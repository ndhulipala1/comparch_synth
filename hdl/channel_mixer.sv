==> flow/design.v <==
`default_nettype none
`timescale 1ns / 100ps
module channel ( 
   out,
   clk, ena, pitch, rst, waveform
   );
   parameter M = 6;
   parameter N = 11;
   parameter C = 12;
   output logic [N-1:0] out;  
   input wire [C-1:0] pitch;
   input wire [1:0]   waveform;
   input wire         clk, ena, rst;
   logic [M-1:0] period;  
   wire         clk_div;
   clock_divider #(.N(C)) CLK_DIVIDER ( 
                                        .clk_divided (clk_div),
                                        .clk         (clk),
                                        .rst         (rst),
                                        .divide      (pitch));
   wire clk_div_pulse;  
   monostable CLK_DIVIDER_MONOSTABLE ( 
                                      .out     (clk_div_pulse),
                                      .clk     (clk),
                                      .rst     (rst),
                                      .button  (clk_div));
   always_ff @(posedge clk) begin
      if (rst) begin
         period <= 0;
      end
      else begin
         period <= clk_div_pulse ? period + 1 : period;
      end
   end
   wire [N-1:0] square, triangle, sine, saw;
   sq_wave_generator #(.M(M),.N(N)) SQ_WAVE ( 
                                             .square           (square[N-1:0]),
                                             .period           (period[M-1:0]));
   tri_wave_generator #(.M(M), .N(N)) TRI_WAVE ( 
                                                .triangle       (triangle[N-1:0]),
                                                .period         (period[M-1:0]));
   saw_wave_generator #(.M(M), .N(N)) SAW_WAVE ( 
                                                .saw            (saw[N-1:0]),
                                                .period         (period[M-1:0]));
   always_comb begin
      if (~ena) begin
         out = 0;
      end
      else begin
         case (waveform)
           2'b00  : out = square;
           2'b01  : out = triangle;
           2'b10  : out = saw;
           default: out = square;
         endcase
      end
   end
endmodule
`default_nettype none
`timescale 1ns/10ps
module channel_mixer ( 
   audio,
   channel_ena, clk, pitches, rst, waveforms
   );
   parameter NUM = 4;   
   parameter M   = 6;   
   parameter C   = 12;  
   parameter N   =  $clog2(4095/NUM);  
   output logic [11:0] audio;
   input wire [(NUM*C)-1:0] pitches;      
   input wire [    NUM-1:0] channel_ena;  
   input wire [(NUM*2)-1:0] waveforms;    
   input wire               clk, rst;
   wire [(NUM*N)-1:0] channels;  
   generate
      genvar i;
      for (i=0; i<NUM; i = i+1) begin
         channel #(.M(M), .N(N), .C(C))
         CHANNEL ( 
                  .out      (channels    [(N*(i+1))-1:(N*i)]),
                  .pitch    (pitches     [(C*(i+1))-1:(C*i)]),
                  .waveform (waveforms   [(2*(i+1))-1:(2*i)]),
                  .ena      (channel_ena [i]),
                  .clk      (clk),
                  .rst      (rst));
      end
   endgenerate
   wave_adder #(.NUM(NUM), .N(N)) WAVE_ADDER ( 
                                              .audio    (audio),
                                              .channels (channels));
endmodule
`timescale 1ns / 1ps
module clock_divider( 
   clk_divided,
   clk, divide, rst
   );
   parameter N = 8;
   input  wire  clk, rst;
   output logic clk_divided;
   input  wire  [N-1:0] divide;
   logic [N-1:0] counter;
   always_ff @(posedge clk) begin
      if (rst) begin
         clk_divided <= 0;
         counter     <= 0;
      end
      else begin
         if (counter >= divide) begin  
            clk_divided <= ~clk_divided;
            counter     <= 0;
         end
         else begin
            counter <= counter + 1;
         end
      end
   end
endmodule
module monostable (clk, rst, button, out);
input wire clk, rst;
input wire button;
output logic out;
logic prev;
always_ff @(posedge clk) begin : monostable_fsm
    prev <= rst ? 0 : button;
end
always_comb begin
    out = button & ~prev;
end
endmodule
module saw_wave_generator( 
   saw,
   period
   );
   parameter M = 6;
   parameter N = 11;
   input  wire  [M-1:0] period;
   output logic [N-1:0] saw;
   always_comb saw = {period, {(N-M){period[0]}}};
endmodule
module sq_wave_generator( 
   square,
   period
   );
   parameter M = 6;
   parameter N = 11;
   input  wire  [M-1:0] period;
   output logic [N-1:0] square;
   always_comb square = (period[M-1]) ? -1 : 0;
endmodule
module tri_wave_generator( 
   triangle,
   period
   );
   parameter M = 6;
   parameter N = 11;
   input  wire  [M-1:0] period;
   output logic [N-1:0] triangle;
   always_comb begin
      triangle = period[M-1] ? {~period[M-2:0], ~{(N-M+1){period[0]}}}
                             : { period[M-2:0],  {(N-M+1){period[0]}}};
   end
endmodule
`default_nettype none
`timescale 1ns/10ps
module wave_adder( 
   audio,
   channels
   );
   parameter NUM = 4;  
   parameter N   = 8;  
   input  wire  [(N*NUM)-1:0] channels;
   output logic [11:0] audio;
   logic [12*NUM-1:0] channels_ext, sums;
   always_comb begin
      channels_ext[11:0] = {{12-N{1'b0}}, channels[N-1:0]};
      sums[11:0] = channels_ext [11:0];
      audio = sums[NUM*12-1:(NUM-1)*12];
   end
   generate
      genvar i;
      for (i=1; i<NUM; i++) begin
         always_comb begin
            channels_ext[12*(i+1)-1:12*i] = {{(12-N){1'b0}}, channels[N*(i+1)-1:N*i]};
            sums[12*(i+1)-1:12*i] = sums[12*(i)-1:12*(i-1)] + channels_ext[12*(i+1)-1:12*i];
         end
      end
   endgenerate
endmodule
# Step by step through the tools: channel_mixer
# Tool output for the design above, in the order of the flow.
# Lines are those of the file above, counted from 1.
# Cell names lack the library's common part.
# Not given: n/a
[setup]
top = "channel_mixer"
clk_port = "clk"
cell_library = "sky130hd"
lib_corner = "tt_025C_1v80"

# Elaborated design
# Yosys after proc, flatten, opt, wreduce and memory -nomap, before mapping. Enables and synchronous resets that opt folds into registers are not counted as muxes. Memory bits, and registers merged into a memory's read port (data or address), are not among the register bits. Print and check cells are not counted. Equal cells are merged and count once.
[word_totals]
reg_bits = 80
in_bits = 62
output_inout_bits = 12
word_cells = 79
[classes]
addsub = 11
compare = 4
equal = 8
n_mux = 16
bitwise = 20
reduce_and_logical = 4
[ops]
columns = ["cell", "n"]
rows = [
  ["10-bit 2-to-1 mux", 12],
  ["10-bit parallel mux with 2-bit select", 4],
  ["12-bit by 1-bit adder with 12-bit output (second input constant)", 4],
  ["12-bit greater-or-equal comparator", 4],
  ["5-bit inverter", 8],
  ["12-bit by 10-bit adder with 12-bit output", 2],
  ["6-bit by 1-bit adder with 6-bit output (second input constant)", 4],
  ["10-bit by 10-bit adder with 11-bit output", 1],
  ["1-bit inverter", 8],
  ["2-bit by 1-bit equality test with 1-bit output (second input constant)", 4],
  ["2-bit equality test (second input constant)", 4],
  ["2-bit OR reduction", 4],
  ["1-bit bitwise AND", 4],
]

# Depth
# Longest topological path by Yosys (ltp), each cell counted once; first at word level (registers and memories cut), then after technology mapping (sequential cells cut; the memories' decode and read muxes count).
[logic_depth]
depth_word = 7
abc_area = 1
mapped_depth = 23

# After synthesis
# The flow's flattened synthesis, as Yosys stat reports it; memories are mapped. The netlist is that of the ABC_AREA named above (0 if unset); the other value can give another one.
[by_type]
columns = ["type", "n", "type_area_um2"]
rows = [
  ["dfxtp_1", 80, 1.6E+03],
  ["ha_1", 81, 1.01E+03],
  ["nand2_1", 213, 799.517],
  ["inv_1", 168, 630.605],
  ["nor2_1", 108, 405.389],
  ["a21oi_1", 77, 385.37],
  ["nand3_1", 46, 230.221],
  ["xor2_1", 23, 201.443],
  ["fa_1", 10, 200.192],
  ["o21ai_0", 23, 115.11],
  ["xnor2_1", 13, 113.859],
  ["nand4_1", 12, 75.072],
  ["nor3_1", 13, 65.062],
  ["nand3_2", 6, 60.058],
  ["a21oi_2", 6, 52.55],
  ["nor3_2", 5, 50.048],
  ["buf_6", 4, 45.043],
  ["nor2_2", 7, 43.792],
]
# Other cell types: 15; their cells: 33.
[mapped]
cell_count = 928
area_um2 = 6294.8
seq_area_um2 = 1601.5
ff_cells = 80
buffers = 11

# Path before layout
# Source: OpenSTA report_checks on the synthesized netlist (no wires, ideal clock, input and output delay 20% of the period each), path of least setup slack; recovery checks are left aside. Register names are those of the netlist, which keeps one name where synthesis merged equal registers.
[synth_timing]
path_kind = "input to output"
startpoint = "input port waveforms[0]"
endpoint = "output port audio[10]"
clock_period_ps = 10500
in_delay_ps = 2100
launch_ps = 2100
t_arrival_ps = 5291
t_required_ps = 8400
path_slack_ps = 3109
path_delay_ps = 3191
stages = 19
n_path_buf = 0
period_less_setup_slack_ps = 7391
# "path_delay_ps" is the arrival time less input delay plus setup time.
# At an output port there is no setup time.
# "stages": output pins that drive a net of the path, with the launching flip-flop's if there is one; two outputs of one cell count as two.
# "period_less_setup_slack_ps" is the clock period less the worst setup slack; recovery checks do not enter. This is arithmetic on one report: input and output delays are still those of the set period (20% each).
# Between the ends stands the longest chain of elaborated cells between them, by number of cells; it is not shown to be the way that was timed. Of several equally long chains one is given.
# A line is the first line of the expression or statement that the cell stems from. Yosys adds cells for indexed reads and writes and turns some case tables into memories.
[synth_between]
path_cell_list = "inv_1 > ha_1 > inv_1 > o21ai_1 > inv_1 > o21ai_1 > inv_1 > ha_1 > inv_1 > fa_1 > fa_1 > inv_1 > ha_1 > nand2_1 > o21ai_0 > nand4_1 > nand2_1 > nand2_1 > nand2_1"
elab_chain_len = 6
[synth_rtl]
columns = ["item", "line", "source"]
rows = [
  ["start: declaration", 72, "input wire [(NUM*2)-1:0] waveforms;"],
  ["2-bit equality test", 50, "case (waveform)"],
  ["10-bit parallel mux with 2-bit select", 50, ""],
  ["10-bit 2-to-1 mux", 46, "if (~ena) begin"],
  ["10-bit by 10-bit adder with 11-bit output", 184, "sums[12*(i+1)-1:12*i] = sums[12*(i)-1:12*(i-1)] + channels_ext[12*(i+1)-1:12*i];"],
  ["12-bit by 10-bit adder with 12-bit output x2", 184, ""],
  ["end: declaration", 69, "output logic [11:0] audio;"],
]

# Path in the finished layout
# Path of least setup slack in the final report of flow run 1 (OpenROAD, finished layout, wires in). Where an end is a register, its clock arrival counts in the times.
# The report prints the path's times to 10 ps; the period is as set.
[layout_timing]
path_kind = "input to output"
startpoint = "input port waveforms[2]"
endpoint = "output port audio[11]"
clock_period_ps = 7080
in_delay_ps = 1420
launch_ps = 1420
t_arrival_ps = 5080
t_required_ps = 5660
path_slack_ps = 580
stages = 22
n_path_buf = 3
# Between the ends stands the longest chain of elaborated cells between them, by number of cells; it is not shown to be the way that was timed. Of several equally long chains one is given.
[layout_between]
path_cell_list = "clkdlybuf4s50_1 > inv_1 > ha_4 > inv_2 > o21ai_4 > buf_6 > a31oi_4 > ha_2 > inv_1 > fa_2 > nor2_1 > nor2_1 > nand2_1 > xnor2_1 > fa_1 > inv_1 > ha_4 > nand2_2 > nor3_4 > nand4_1 > nand4_1 > buf_2"
elab_chain_len = 6
[layout_rtl]
columns = ["item", "line", "source"]
rows = [
  ["start: declaration", 72, "input wire [(NUM*2)-1:0] waveforms;"],
  ["2-bit equality test", 50, "case (waveform)"],
  ["10-bit parallel mux with 2-bit select", 50, ""],
  ["10-bit 2-to-1 mux", 46, "if (~ena) begin"],
  ["10-bit by 10-bit adder with 11-bit output", 184, "sums[12*(i+1)-1:12*i] = sums[12*(i)-1:12*(i-1)] + channels_ext[12*(i+1)-1:12*i];"],
  ["12-bit by 10-bit adder with 12-bit output x2", 184, ""],
  ["end: declaration", 69, "output logic [11:0] audio;"],
]

Subject: channel_mixer on sky130hd, stored results

Hello all,

Flow measurements of channel_mixer on sky130hd: 2 stored runs with different settings, listed in no order. Input and output delays are each 20% of the period that was set; the output load is 0.01 pF.
By "period_reached_ps" is meant the clock period of the run minus its worst setup slack. This is arithmetic on one report: input and output delays are still those of the set period (20% each).
By "worst_setup_path_time_ps" is meant the share of the clock period that the worst setup path is allowed (20% is reserved at inputs, 20% at outputs), minus its slack. Clock arrival times at its registers enter into it.
By "final_power_w" is meant OpenSTA's value without simulated activity: inputs other than the clock are taken to toggle once in ten clock periods, and the tool carries that through the logic.
"worst_setup_path_time_ps" is given in steps of 10 ps.

# flow run 1
==> flow/run.sh <==
#!/bin/bash
# the make line also repeats the synthesis and layout settings of config.mk as NAME=value (left out here)
make -C /OpenROAD-flow-scripts/flow DESIGN_CONFIG=/design/flow/config.mk WORK_HOME=/design/flow/orfs CLKGATE_MAP_FILE= finish
==> flow/config.mk <==
export PLATFORM = sky130hd
export DESIGN_NAME = channel_mixer
export DESIGN_NICKNAME = channel_mixer
export VERILOG_FILES = /design/flow/design.v
export SDC_FILE = /design/flow/constraint.sdc
export NUM_CORES = 4
export LEC_CHECK = 0
export ABC_AREA = 1
export CAP_MARGIN = 20
export CORE_ASPECT_RATIO = 1.52
export CORE_MARGIN = 2
export CORE_UTILIZATION = 58
export GPL_ROUTABILITY_DRIVEN = 1
export HOLD_SLACK_MARGIN = 0.13
export PLACE_DENSITY_LB_ADDON = 0.18
export SETUP_SLACK_MARGIN = 0.43
export SLEW_MARGIN = 20
==> flow/constraint.sdc <==
create_clock -name core_clock -period 7.08 [get_ports {clk}]
set_input_delay 1.4160 -clock core_clock [delete_from_list [all_inputs] [get_ports {clk}]]
set_output_delay 1.4160 -clock core_clock [all_outputs]
set_load 0.01 [all_outputs]

==> flow run 1: results <==
period_reached_ps=6495
tns_ps=0
synthArea_um2=6294.8
dieArea_um2=11720.9
ws_setup_ps=585
finalCellArea_um2=7667.4
worst_setup_path_time_ps=3660
path_kind="input to output"
final_power_w=0.00118

# flow run 2
==> flow/run.sh <==
#!/bin/bash
# the make line also repeats the synthesis and layout settings of config.mk as NAME=value (left out here)
make -C /OpenROAD-flow-scripts/flow DESIGN_CONFIG=/design/flow/config.mk WORK_HOME=/design/flow/orfs CLKGATE_MAP_FILE= finish
==> flow/config.mk <==
export PLATFORM = sky130hd
export DESIGN_NAME = channel_mixer
export DESIGN_NICKNAME = channel_mixer
export VERILOG_FILES = /design/flow/design.v
export SDC_FILE = /design/flow/constraint.sdc
export NUM_CORES = 4
export LEC_CHECK = 0
export CAP_MARGIN = 20
export CORE_MARGIN = 2
export CORE_UTILIZATION = 40
export SLEW_MARGIN = 20
==> flow/constraint.sdc <==
create_clock -name core_clock -period 5.03 [get_ports {clk}]
set_input_delay 1.0060 -clock core_clock [delete_from_list [all_inputs] [get_ports {clk}]]
set_output_delay 1.0060 -clock core_clock [all_outputs]
set_load 0.01 [all_outputs]

==> flow run 2: results <==
period_reached_ps=5691
tns_ps=-2574
synthArea_um2=5952.0
dieArea_um2=15872.2
ws_setup_ps=-661
finalCellArea_um2=7893.8
worst_setup_path_time_ps=3680
path_kind="input to output"
final_power_w=0.001458

Thanks
