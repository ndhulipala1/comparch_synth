==> flow/design.v <==
`timescale 1ns / 100ps
`default_nettype none
typedef enum logic {
  WRITE_12BIT_REGISTER = 0, READ_12BIT = 1
} i2c_transaction_t;
typedef enum logic [3:0] {
  S_IDLE = 0,
  S_START = 1,
  S_ADDR = 2,
  S_ACK_ADDR = 3, 
  S_WR_DATA = 4, 
  S_ACK_WR = 5,
  S_RD_DATA = 6,
  S_ACK_RD = 7,
  S_STOP = 8, 
  S_ERROR
} i2c_state_t;
module i2c_controller(
  clk, rst,
  scl, sda, mode,
  i_ready, i_valid, i_addr, i_data,
  o_ready, o_valid, o_data
);
parameter CLK_HZ = 12_000_000;
parameter CLK_PERIOD_NS = (1_000_000_000/CLK_HZ);
parameter I2C_CLK_HZ = 100_000;  
parameter DIVIDER_COUNT = CLK_HZ/I2C_CLK_HZ/2;   
parameter COOLDOWN_CYCLES = 120;  
input wire clk, rst;  
output logic scl;  
inout wire sda;
logic sda_oe;  
logic sda_out;  
assign sda = sda_oe ? sda_out : 1'bz;  
input wire i2c_transaction_t mode;  
output logic i_ready;  
input wire i_valid;
input wire [6:0] i_addr;  
input wire [11:0] i_data;  
input wire o_ready;  
output logic o_valid;  
output logic [11:0] o_data;  
i2c_state_t state;  
logic [$clog2(DIVIDER_COUNT):0] clk_divider_counter;
logic [$clog2(COOLDOWN_CYCLES):0] cooldown_counter;  
logic [3:0] bit_counter;
logic [7:0] addr_buffer;
logic [7:0] data_buffer;
always_ff @(posedge clk) begin : i2c_fsm  
  if(rst) begin
    clk_divider_counter <= DIVIDER_COUNT-1;
    scl <= 1;
    bit_counter <= 0;
    o_data <= 0;
    o_valid <= 0;
    i_ready <= 1;
    state <= S_IDLE;
  end else begin  
    if(state == S_IDLE) begin
      if(i_valid & i_ready) begin
        i_ready <= 0;
        cooldown_counter <= COOLDOWN_CYCLES;
        o_valid <= 0;
        state <= S_START;
        addr_buffer <= {i_addr, mode};
        data_buffer <= i_data;
        bit_counter <= 7;
        clk_divider_counter <= DIVIDER_COUNT-1;
      end
      else begin
        scl <= 1;
        if(cooldown_counter > 0) begin
          i_ready <= 0;
          cooldown_counter <= cooldown_counter - 1;
        end else begin
          i_ready <= 1;
        end
      end
    end else begin  
    if (clk_divider_counter == 0) begin
      clk_divider_counter <= DIVIDER_COUNT-1;
      scl <= ~scl;
      case(state)
        S_START: begin
          state <= S_ADDR;
        end
        S_ADDR: begin
          if(scl) begin  
            if(bit_counter > 0) bit_counter <= bit_counter - 1;
            if(bit_counter == 0) state <= S_ACK_ADDR;
          end
        end
        S_ACK_ADDR: begin
          bit_counter <= 7;
          case(addr_buffer[0]) 
            WRITE_12BIT_REGISTER : begin
              if(scl) state <= S_WR_DATA;
            end
            READ_12BIT : begin
              if(~scl) state <= S_RD_DATA;
            end
          endcase
        end
        S_RD_DATA : begin
          if(~scl) begin
            data_buffer[0] <= sda;
            data_buffer[7:1] <= data_buffer[6:0];
            if(bit_counter > 0) begin
              bit_counter <= bit_counter - 1;
            end
            else begin
              state <= S_ACK_RD;
            end
          end
        end
        S_ACK_RD : begin
          if(~scl) begin  
            state <= S_STOP;
            o_data <= data_buffer;
            o_valid <= 1;
          end
        end
        S_WR_DATA: begin
          if(scl) begin  
            bit_counter <= bit_counter - 1;
            if(bit_counter > 0) begin  
              data_buffer[7:1] <= data_buffer[6:0];
            end
          end
          else if(&bit_counter) begin
              state <= S_ACK_WR;
          end
        end
        S_ACK_WR: begin
          if(scl) begin  
            state <= S_STOP;
            if(~sda) begin
            end
          end
        end
        S_STOP: begin
          state <= S_IDLE;
        end
        S_ERROR: begin
          state <= S_IDLE;
        end
      endcase
      end else begin  
        clk_divider_counter <= clk_divider_counter - 1;
      end
    end
  end
end
always_comb case(state)
  S_START, S_ADDR, S_WR_DATA, S_ACK_RD: sda_oe = 1;
  default : sda_oe = 0;
endcase
always_comb case(state)
  S_START: sda_out = 0;  
  S_ADDR: sda_out = addr_buffer[bit_counter[2:0]];
  S_WR_DATA : sda_out = data_buffer[7];  
  S_ACK_RD : sda_out = 0;
  default : sda_out = 0;
endcase
endmodule
# From RTL to reports: i2c_controller
# Tool output for the design above, in the order of the flow.
# Lines are those of the file above, counted from 1.
# Operators carry their Yosys type and port widths (W data, S select, Z words).
# Library cell names are shortened.
# The mark -- stands for no value.
# inputs
top_module,i2c_controller
clock_port,clk
cell_library,sky130hd
pvt_corner,tt_025C_1v80

# Elaborated design
# Source: Yosys, flattened and elaborated, memories not mapped. Widths are those after wreduce. Registers that Yosys merges into a memory's read port (data or address) are not register bits. Print and check cells do not count. Equal cells are merged and count once.
# word_totals
ff_bits,50
in_bits,24
output_inout_bits,16
wordCells,121
# classes
add_sub_neg,3
cmp,2
eq_ne,25
n_shift,1
muxes,52
bitwise,5
n_reduce_logical,22
# op_table
cell,n
$mux W4,20
$mux W7,9
$pmux W4 S8,1
$ne A3 B3 Y1 const B,10
$mux W1,17
$eq A4 B3 Y1 const B,4
$pmux W4 S4,1
$reduce_and A14 Y1,1
$pmux W7 S2,1
$ne A4 B4 Y1 const B,3
$reduce_and A4 Y1,3
$reduce_bool A9 Y1,1
$reduce_bool A2 Y1,4
$eq A4 B2 Y1 const B,2
$eq A4 B4 Y1 const B,2
$logic_not A4 Y1,2
$sub A8 B1 Y8 const B,1
$gt A8 B1 Y1 const B,1
$shiftx A8 B3 Y1,1
$pmux W4 S2,1
$mux W8,1
$sub A7 B1 Y7 const B,1
$logic_not A7 Y1,1
$reduce_and A7 Y1,1
$reduce_and A3 Y1,2
$reduce_and A6 Y1,1
$reduce_and A5 Y1,1
$reduce_bool A5 Y1,1
# Not listed: further kinds 12, cells in them 16.

# Depth
# Longest topological path by Yosys (ltp), each cell counted once; first at word level (registers and memories cut), then after technology mapping (sequential cells cut; the memories' decode and read muxes count).
# depth
ltp_word,8
ABC_AREA,0
depth_mapped,9
ltp_nobuf,7

# Netlist
# The flow's flattened synthesis, as Yosys stat reports it; memories are mapped. The netlist is that of the ABC_AREA named above (0 if unset); the other value can give another one.
# types
cell_type,n,area_total_um2
edfxtp_1,24,720.691
dfxtp_1,31,620.595
mux2_2,10,112.608
nor2_1,29,108.854
mux2i_1,9,90.086
nand2_1,18,67.565
ha_1,4,50.048
nand3_1,10,50.048
a21oi_1,9,45.043
mux4_2,2,45.043
o21ai_0,9,45.043
xnor2_1,5,43.792
clkbuf_1,10,37.536
buf_4,4,30.029
inv_1,8,30.029
nor3b_1,4,30.029
a221oi_4,1,26.275
nor4_1,4,25.024
# Not listed: further types 34, cells in them 47.
# synth_totals
mapped_cells,238
synth_area_mm2,0.0025374
seqArea_mm2,0.0013413
ffs,55
n_buf,15

# Worst setup path after synthesis
# Source: OpenSTA report_checks on the synthesized netlist (no wires, ideal clock, input and output delay 20% of the period each), path of least setup slack; recovery checks are left aside. Register names are those of the netlist, which keeps one name where synthesis merged equal registers.
# synth_path
path_type,input -> register
startpoint,input i_valid
endpoint,register data_buffer[1]
period_ns,6.06
in_delay_ns,1.212
setup_time_ns,0.383
launch_ns,1.212
t_arrival_ns,2.304
required_ns,5.677
slack_ns,3.373
delay_ns,1.475
driving_pins,4
n_path_buf,1
period_less_setup_slack_ns,2.687
# "delay_ns" = arrival - input delay + setup time.
# "driving_pins": output pins that drive a net of the path, with the launching flip-flop's if there is one; two outputs of one cell count as two.
# "period_less_setup_slack_ns" is the clock period less the worst setup slack; recovery checks do not enter. This is arithmetic on one report: input and output delays are still those of the set period (20% each).
# Between the ends stands the longest chain of elaborated cells between them, by number of cells; it is not shown to be the way that was timed. Of several equally long chains one is given.
# Each line given opens the expression or statement behind the cell; cells for indexed reads and writes are added by Yosys, which also makes memories of some case tables.
# At most two assigning lines are given for a register; there are more.
# Only ways into the end's enable, where the timed path ends, are counted here.
# synth_via
path_cell_list,and2_1 -> clkbuf_1 -> nand2_1 -> a211oi_1
elab_chain_cells,3
cells_between,3
lines_between,1
cone_classes,1 x eq/ne; 1 x logic; 1 x reduce/logical
# synth_lines
element,line,source
"start, declared",37,input wire i_valid;
$and A1 B1 Y1,60,if(i_valid & i_ready) begin
$ne A2 B1 Y1,--,
$reduce_and A7 Y1,--,
"end, assigned",66,data_buffer <= i_data;
"end, assigned",107,data_buffer[7:1] <= data_buffer[6:0];
"end, declared",48,logic [7:0] data_buffer;

# Worst path after layout
# From the final timing report of job 2: the path of least setup slack in the routed layout; clock arrival at registers is part of the times.
# layout_path
path_type,register -> register
startpoint,register clk_divider_counter[0]
endpoint,register bit_counter[2]
period_ns,2.43
setup_time_ns,0.14
launch_ns,0.31
t_arrival_ns,2.66
required_ns,2.60
slack_ns,-0.07
driving_pins,10
n_path_buf,2
# Between the ends stands the longest chain of elaborated cells between them, by number of cells; it is not shown to be the way that was timed. Of several equally long chains one is given.
# At most two assigning lines are given for a register; there are more.
# layout_via
path_cell_list,dfxtp_2 -> inv_2 -> ha_4 -> or3b_4 -> buf_6 -> or4_4 -> a221oi_4 -> buf_6 -> and2_4 -> a311oi_2
elab_chain_cells,3
cells_between,5
lines_between,2
cone_classes,2 x mux; 3 x reduce/logical
# layout_lines
element,line,source
"start, declared",44,logic [$clog2(DIVIDER_COUNT):0] clk_divider_counter;
"start, assigned",51,clk_divider_counter <= DIVIDER_COUNT-1;
"start, assigned",68,clk_divider_counter <= DIVIDER_COUNT-1;
$logic_not A7 Y1,80,if (clk_divider_counter == 0) begin
$mux W4,80,
$mux W4,59,if(state == S_IDLE) begin
"end, assigned",89,if(bit_counter > 0) bit_counter <= bit_counter - 1;
"end, assigned",109,bit_counter <= bit_counter - 1;
"end, declared",46,logic [3:0] bit_counter;

# Below are 2 stored runs of the flow (Yosys, OpenROAD; platform sky130hd) on i2c_controller, each with its settings and what was measured, unordered. Constraints: input delay and output delay 20% of the set period each, output load 0.01 pF.
# "timing.achieved_period_ns" means the clock period less the worst setup slack. The figure is calculated, with input and output delays left at 20% of the set period.
# "worst_path_time_ns" is the time allowed to the run's worst setup path (the clock period less input and output delay, where it has them) less its slack. Clock arrival times count: a late capture clock shortens it, a late launch clock lengthens it.
# By "power_total_w" is meant OpenSTA's value without simulated activity: inputs other than the clock are taken to toggle once in ten clock periods, and the tool carries that through the logic.
# Among the settings, - means not set for that run.
# Among the results, - means that no value is shown for the run.
run name,period_ns,CORE_UTILIZATION,PLACE_DENSITY_LB_ADDON,CELL_PAD_IN_SITES_GLOBAL_PLACEMENT,CELL_PAD_IN_SITES_DETAIL_PLACEMENT,ABC_AREA,GPL_ROUTABILITY_DRIVEN,MIN_ROUTING_LAYER,CAP_MARGIN,CORE_MARGIN,SLEW_MARGIN,CORE_ASPECT_RATIO,GPL_TIMING_DRIVEN,final_setup_tns_ns,final_setup_ws_ns,die_mm2,final_util_frac,final_cell_area_mm2,worst_path_time_ns,worstPathKind,fin_hold_ws_ns,timing.achieved_period_ns,synth_chip_area_mm2,power_total_w
job 1,2.82,69,0.14,3,2,0,1,met1,20,2,20,-,-,-,-,-,-,-,-,-,-,-,-,-
job 2,2.43,68,0.26,0,-,-,0,-,20,2,20,0.83,0,-0.423,-0.066,0.0042381,0.857,0.0031105,2.50,register -> register,0.405,2.496,0.0025374,0.001858
# Job 1: incomplete, placement halted on FLW-0024
